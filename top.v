==> flow/design.v <==
       module LedScan (
         input clk12MHz, 
         input [7:0] leds1,		
         input [7:0] leds2,
         input [7:0] leds3,
         input [7:0] leds4,
         output reg [7:0] leds, 
         output reg [3:0] lcol
       );
       reg [17:0] timer = 12'b0;
       always @ (posedge clk12MHz) begin
         case (timer[17:16])
           2'b00: begin
             leds[7:0] <= leds1[7:0];
             lcol[3:0] <= 4'b1110;
           end	    
           2'b01: begin
             leds[7:0] <= leds2[7:0];
             lcol[3:0] <= 4'b1101;
           end	    
           2'b10: begin
             leds[7:0] <= leds3[7:0];
             lcol[3:0] <= 4'b1011;
           end	    
           2'b11: begin
             leds[7:0] <= leds4[7:0];
             lcol[3:0] <= 4'b0111;
           end	    
         endcase
       end
       always @ (posedge clk12MHz) begin
        timer <= timer + 1;
    end
endmodule
`default_nettype none
    module mul
    #(
        parameter WIDTH = 16
    )
    (
        input      [WIDTH-1:0]      a,
        input      [WIDTH-1:0]      b,
        output reg [(WIDTH<<1)-1:0] c = 0
    );
reg [(WIDTH<<1)-1:0] tmp;
reg  [(WIDTH<<1)-1:0] add_a[WIDTH-1:0];
reg  [(WIDTH<<1)-1:0] add_b[WIDTH-1:0];
wire [(WIDTH<<1)-1:0] add_y[WIDTH-1:0];
genvar k;
generate for (k = 0; k < WIDTH; k = k +1) begin
        full_addr #(WIDTH<<1) full_addr_i(add_a[k], add_b[k], add_y[k]);
    end endgenerate
integer i;
integer j;
generate always @(*) begin
        tmp = 0;
        c   = 0;
        for (j = 0; j < WIDTH; j = j + 1) begin
            for (i = 0; i < WIDTH; i = i + 1) begin
                tmp[i] = b[i] & a[j];
            end
            add_a[j] = c;
            add_b[j] = (tmp << j);
            c = add_y[j];
        end
    end endgenerate
endmodule
    module full_addr
    #(
        parameter WIDTH = 16
    )
    (
        input      [WIDTH-1:0] a,
        input      [WIDTH-1:0] b,
        output reg [WIDTH-1:0] y = 0
    );
integer i;
reg [WIDTH-1:0] c = 1;
generate always @(*) begin
        c[0] = 0;
        y[0] = c[0] ^ (a[0] ^ b[0]);
        c[0] = a[0]&b[0] | b[0]&c[0] | a[0]&c[0];
        for (i = 1; i < WIDTH; i = i +1) begin
            y[i] = c[i -1] ^ (a[i] ^ b[i]);
            c[i] = a[i]&b[i] | b[i]&c[i -1] | a[i]&c[i -1];
        end
    end endgenerate
endmodule
module top(input clk12MHz,
           input  resetn,
           output led1,
           output led2,
           output led3,
           output led4,
           output led5,
           output led6,
           output led7,
           output led8,
           output lcol1,
           output lcol2,
           output lcol3,
           output lcol4);
reg [7:0] leds1;
reg [7:0] leds2;
reg [7:0] leds3;
reg [7:0] leds4;
wire [7:0] leds;
wire [3:0] lcol;
assign { led8, led7, led6, led5, led4, led3, led2, led1 } = leds[7:0];
assign { lcol4, lcol3, lcol2, lcol1 } = lcol[3:0];
LedScan scan (
            .clk12MHz(clk12MHz),
            .leds1(leds1),
            .leds2(leds2),
            .leds3(leds3),
            .leds4(leds4),
            .leds(leds),
            .lcol(lcol)
        );
localparam WIDTH = 8;
localparam WAIT_STATES = 12_000_0;
reg  [WIDTH-1:0] a;
reg  [WIDTH-1:0] b;
wire [(WIDTH<<1)-1:0] c;
wire clk = clk12MHz;
mul #(WIDTH) mul_i(a, b, c);
assign leds4 = ~a;
assign leds3 = ~b;
assign leds2 = ~c[7:0];
assign leds1 = ~(c[15:8]);
reg [2:0] state = 0;
reg [2:0] return_state = 0;
reg [31:0] wait_states = 0;
always @(posedge clk) begin
  if (~resetn) state <= 0;
  else
    case (state)
        0: begin
            a <= 0;
            b <= 0;
            state <= 1;
        end
        1: begin
            a <= a + 1;
            wait_states <= WAIT_STATES;
            state <= 3;
            return_state <= &a ? 2 : 1;
        end
        2: begin
            b <= b + 1;
            wait_states <= WAIT_STATES;
            return_state <= 1;
            state <= 3;
        end
        3: begin
            wait_states <= wait_states - 1;
            if (wait_states == 1) state <= return_state;
        end
    endcase
end
endmodule
## Step by step through the tools: top

What the tools print for top, step after step.
Lines are those of the file above, counted from 1.
Library cell names are shortened.
The mark n/a stands for no value.

| set-up | value |
|---|---|
| design top | top |
| clock input | clk12MHz |
| cell library | sky130hd |
| library corner | tt_025C_1v80 |

## After elaboration

Source: Yosys, flattened and elaborated. Widths are those after wreduce. Registers that Yosys merges into a memory's read port (data or address) are not register bits. Print and check cells do not count.

| cells by class | value |
|---|---|
| muxes and demuxes | 9 |
| reductions and logical operators | 14 |
| equal/unequal tests | 8 |
| add/sub/neg operators | 4 |
| bitwise gates (word level) | 420 |

Operators with widths:

| cell | number |
|---|---|
| 1-bit bitwise AND | 216 |
| 1-bit XOR | 104 |
| 1-bit bitwise OR | 96 |
| 32-bit parallel mux with 2-bit select | 1 |
| 32-bit by 1-bit subtractor with 32-bit output (second input constant) | 1 |
| 32-bit by 1-bit equality test with 1-bit output (second input constant) | 1 |
| 8-bit NOT | 4 |
| 8-bit parallel mux with 4-bit select | 1 |
| 8-bit parallel mux with 2-bit select | 2 |
| 18-bit by 1-bit adder with 18-bit output (second input constant) | 1 |
| 8-bit by 1-bit adder with 8-bit output (second input constant) | 2 |
| 4-bit parallel mux with 4-bit select | 1 |
| 2-bit AND reduction | 5 |
| 3-bit parallel mux with 3-bit select | 1 |
| 2-bit nonzero test | 4 |
| 8-bit AND reduction | 1 |
| 3-bit by 2-bit equality test with 1-bit output (second input constant) | 2 |
| 3-bit parallel mux with 2-bit select | 1 |
| 2-bit equality test (second input constant) | 2 |
| 3-bit by 1-bit equality test with 1-bit output (second input constant) | 1 |
| 3-bit zero test | 1 |
| 3-bit nonzero test | 1 |
| 3-bit 2-to-1 mux | 1 |
| 2-bit by 1-bit equality test with 1-bit output (second input constant) | 1 |
| 2-bit != test (second input constant) | 1 |
| 2-bit zero test | 1 |
| 2-bit OR reduction | 1 |
| 2-bit 2-to-1 mux | 1 |

| storage and ports | value |
|---|---|
| word-level cells | 463 |
| bits in registers | 84 |
| bits of input ports | 2 |
| output and inout port bits | 12 |

## Logic depth

Longest topological path by Yosys (ltp), each cell counted once; first at word level (registers and memories cut), then after technology mapping (sequential cells cut; the memories' decode and read muxes count).

| logic depth | value |
|---|---|
| depth in word-level cells | 54 |
| ABC_AREA | 1 |
| depth in mapped cells | 38 |
| depth with buffers taken out | 37 |

## Synthesis result

Yosys stat after the flow's synthesis: flattened, memories mapped to cells. It holds for the ABC_AREA given above (unset counts as 0); a run with the other value may have another netlist.
The area totals of this step are shown rounded.

Cell types:

| cell type | number | total area (µm²) |
|---|---|---|
| edfxtp_1 | 50 | 1,501.44 |
| fa_1 | 48 | 960.922 |
| dfxtp_1 | 32 | 640.614 |
| nand2_1 | 170 | 638.112 |
| inv_1 | 144 | 540.518 |
| nor2_1 | 108 | 405.389 |
| ha_1 | 17 | 212.704 |
| a21oi_1 | 33 | 165.158 |
| nand3_1 | 25 | 125.12 |
| xor2_1 | 13 | 113.859 |
| o21ai_0 | 17 | 85.082 |
| xnor2_1 | 7 | 61.309 |
| nor3_1 | 12 | 60.058 |
| clkbuf_1 | 12 | 45.043 |
| nor2_4 | 4 | 45.043 |
| nand4_1 | 7 | 43.792 |
| buf_2 | 8 | 40.038 |
| a22oi_1 | 4 | 30.029 |

Not listed: further types 16, cells in them 27.

| mapped netlist | value |
|---|---|
| mapped area | 5,907 µm² |
| sequential part of the area | 2,142 µm² |
| mapped flip-flops | 82 |
| buffer cells | 21 |
| cells in the netlist | 738 |

## Path before layout

Source: OpenSTA report_checks on the synthesized netlist (no wires, ideal clock, input and output delay 20% of the period each), path of least setup slack; recovery checks are left aside. Register names are those of the netlist, which keeps one name where synthesis merged equal registers.

| path post-synthesis | value |
|---|---|
| path type | flip-flop to flip-flop |
| from | register b[2] |
| to | register scan.leds[6] |
| path slack | 1.213 ns |
| period | 10.5 ns |
| launch time at the first pin | 0.000 ns |
| driving pins on the path | 28 |
| library setup time | 0.132 ns |
| delay of the path | 9.287 ns |
| arrival time | 9.155 ns |
| required time | 10.368 ns |
| synthesis period reached | 9.287 ns |

"delay of the path" = arrival - input delay + setup time.
"driving pins on the path" counts driving pins, that of a launching flip-flop among them; a cell with two outputs on the path counts twice.
"synthesis period reached" is the clock period less the worst setup slack; recovery checks do not enter. This is arithmetic on one report: input and output delays are still those of the set period (20% each).
Between the ends stands the longest chain of elaborated cells between them, by number of cells; it is not shown to be the way that was timed. Of several equally long chains one is given.
Each line given opens the expression or statement behind the cell; cells for indexed reads and writes are added by Yosys, which also makes memories of some case tables.
At most two assigning lines are given for a register; there are more.

| on the way, post-synthesis | value |
|---|---|
| cell sequence | edfxtp_1 > clkbuf_1 > nand2_1 > fa_1 > fa_1 > inv_1 > fa_1 > fa_1 > fa_1 > fa_1 > fa_1 > fa_1 > fa_1 > fa_1 > fa_1 > inv_1 > fa_1 > fa_1 > inv_1 > fa_1 > fa_1 > fa_1 > fa_1 > fa_1 > inv_1 > fa_1 > nand2_1 > o2111ai_1 |
| length of the longest elaborated chain | 51 |

RTL lines, path post-synthesis:

| what | line | text |
|---|---|---|
| start: declaration | 123 | `reg  [WIDTH-1:0] b;` |
| start: assignment | 140 | `b <= 0;` |
| start: assignment | 150 | `b <= b + 1;` |
| 1-bit bitwise AND | 60 | `tmp[i] = b[i] & a[j];` |
| 1-bit bitwise AND | 85 | `c[i] = a[i]&b[i] \| b[i]&c[i -1] \| a[i]&c[i -1];` |
| 1-bit bitwise OR (2 in a row) | 85 |  |
| 1-bit bitwise AND | 85 |  |
| 1-bit bitwise OR (2 in a row) | 85 |  |
| 1-bit bitwise AND | 85 |  |
| 1-bit bitwise OR (2 in a row) | 85 |  |
| [32 not listed] | n/a |  |
| 1-bit bitwise AND | 85 |  |
| 1-bit bitwise OR (2 in a row) | 85 |  |
| 1-bit bitwise AND | 85 |  |
| 1-bit bitwise OR (2 in a row) | 85 |  |
| 1-bit XOR | 84 | `y[i] = c[i -1] ^ (a[i] ^ b[i]);` |
| 8-bit NOT | 130 | `assign leds1 = ~(c[15:8]);` |
| 8-bit parallel mux with 4-bit select | 12 | `case (timer[17:16])` |
| end: assignment | 14 | `leds[7:0] <= leds1[7:0];` |
| end: assignment | 18 | `leds[7:0] <= leds2[7:0];` |
| end: declaration | 7 | `output reg [7:0] leds,` |

## Worst path after layout

From the final timing report of record 1: the path of least setup slack in the routed layout; clock arrival at registers is part of the times.

| path after layout | value |
|---|---|
| path type | flip-flop to flip-flop |
| from | register b[1] |
| to | register scan.leds[6] |
| period | 5.37 ns |
| driving pins on the path | 30 |
| required time | 5.61 ns |
| path slack | -3.70 ns |
| launch time at the first pin | 0.36 ns |
| library setup time | 0.12 ns |
| arrival time | 9.31 ns |

Between the ends stands the longest chain of elaborated cells between them, by number of cells; it is not shown to be the way that was timed. Of several equally long chains one is given.
At most two assigning lines are given for a register; there are more.

| on the way, after layout | value |
|---|---|
| cell sequence | edfxtp_1 > nand2_1 > inv_1 > ha_2 > inv_2 > fa_2 > fa_2 > inv_2 > fa_2 > fa_2 > fa_2 > fa_2 > fa_2 > fa_2 > fa_2 > fa_2 > fa_2 > fa_2 > inv_2 > fa_2 > inv_2 > fa_2 > fa_2 > fa_2 > fa_2 > fa_2 > inv_2 > fa_2 > nand2_1 > o2111ai_1 |
| length of the longest elaborated chain | 52 |

RTL lines, path after layout:

| what | line | text |
|---|---|---|
| start: declaration | 123 | `reg  [WIDTH-1:0] b;` |
| start: assignment | 140 | `b <= 0;` |
| start: assignment | 150 | `b <= b + 1;` |
| 1-bit bitwise AND | 60 | `tmp[i] = b[i] & a[j];` |
| 1-bit bitwise AND (2 in a row) | 85 | `c[i] = a[i]&b[i] \| b[i]&c[i -1] \| a[i]&c[i -1];` |
| 1-bit bitwise OR (2 in a row) | 85 |  |
| 1-bit bitwise AND | 85 |  |
| 1-bit bitwise OR (2 in a row) | 85 |  |
| 1-bit bitwise AND | 85 |  |
| 1-bit bitwise OR (2 in a row) | 85 |  |
| [32 not listed] | n/a |  |
| 1-bit bitwise AND | 85 |  |
| 1-bit bitwise OR (2 in a row) | 85 |  |
| 1-bit bitwise AND | 85 |  |
| 1-bit bitwise OR (2 in a row) | 85 |  |
| 1-bit XOR | 84 | `y[i] = c[i -1] ^ (a[i] ^ b[i]);` |
| 8-bit NOT | 130 | `assign leds1 = ~(c[15:8]);` |
| 8-bit parallel mux with 4-bit select | 12 | `case (timer[17:16])` |
| end: assignment | 14 | `leds[7:0] <= leds1[7:0];` |
| end: assignment | 18 | `leds[7:0] <= leds2[7:0];` |
| end: declaration | 7 | `output reg [7:0] leds,` |

Memo
Re: implementation data of top

Measured data: module top, platform sky130hd, 2 stored runs of the flow under differing settings, order arbitrary. Input and output delays are each 20% of the period that was set; the output load is 0.01 pF.
"achieved clock period" means the clock period less the worst setup slack. The figure is calculated, with input and output delays left at 20% of the set period.
By "worst path time" is meant the share of the clock period that the worst setup path is allowed (20% is reserved at inputs, 20% at outputs), minus its slack. Clock arrival times at its registers enter into it.
Values from the reports are rounded here.

#### Record 1

| setting | value |
|---|---|
| period_ns | `5.37` |
| CORE_UTILIZATION | `16` |
| SETUP_SLACK_MARGIN | `-0.52` |
| PLACE_DENSITY_LB_ADDON | `0.09` |
| CORE_ASPECT_RATIO | `0.57` |
| CORE_MARGIN | `10` |
| CELL_PAD_IN_SITES_GLOBAL_PLACEMENT | `2` |
| CELL_PAD_IN_SITES_DETAIL_PLACEMENT | `2` |
| ABC_AREA | `1` |
| CTS_CLUSTER_SIZE | `83` |
| CTS_CLUSTER_DIAMETER | `71` |
| CAP_MARGIN | `20` |
| SLEW_MARGIN | `20` |

| result | value |
|---|---|
| final setup TNS | -22.12 ns |
| smallest hold slack | 0.462 ns |
| worst setup slack after layout | -3.697 ns |
| worst path time | 9.07 ns |
| critical path kind | flip-flop to flip-flop |
| achieved clock period | 9.067 ns |
| netlist area reported by Yosys | 5,907 µm² |
| die size | 45,310 µm² |
| post-layout utilization | 19.7% |
| standard-cell area of the final layout | 7,222 µm² |

#### Record 2

| setting | value |
|---|---|
| period_ns | `5.69` |
| CORE_UTILIZATION | `52` |
| SETUP_SLACK_MARGIN | `1.2` |
| PLACE_DENSITY_LB_ADDON | `0.26` |
| CORE_ASPECT_RATIO | `0.52` |
| CORE_MARGIN | `10` |
| CELL_PAD_IN_SITES_DETAIL_PLACEMENT | `0` |
| GPL_TIMING_DRIVEN | `1` |
| CTS_CLUSTER_SIZE | `84` |
| CAP_MARGIN | `10` |
| SLEW_MARGIN | `40` |
| MAX_ROUTING_LAYER | `met5` |

| result | value |
|---|---|
| final setup TNS | -20.58 ns |
| smallest hold slack | 0.411 ns |
| worst setup slack after layout | -3.458 ns |
| worst path time | 9.15 ns |
| critical path kind | flip-flop to flip-flop |
| achieved clock period | 9.148 ns |
| netlist area reported by Yosys | 5,618 µm² |
| die size | 15,590 µm² |
| post-layout utilization | 60.5% |
| standard-cell area of the final layout | 6,400 µm² |
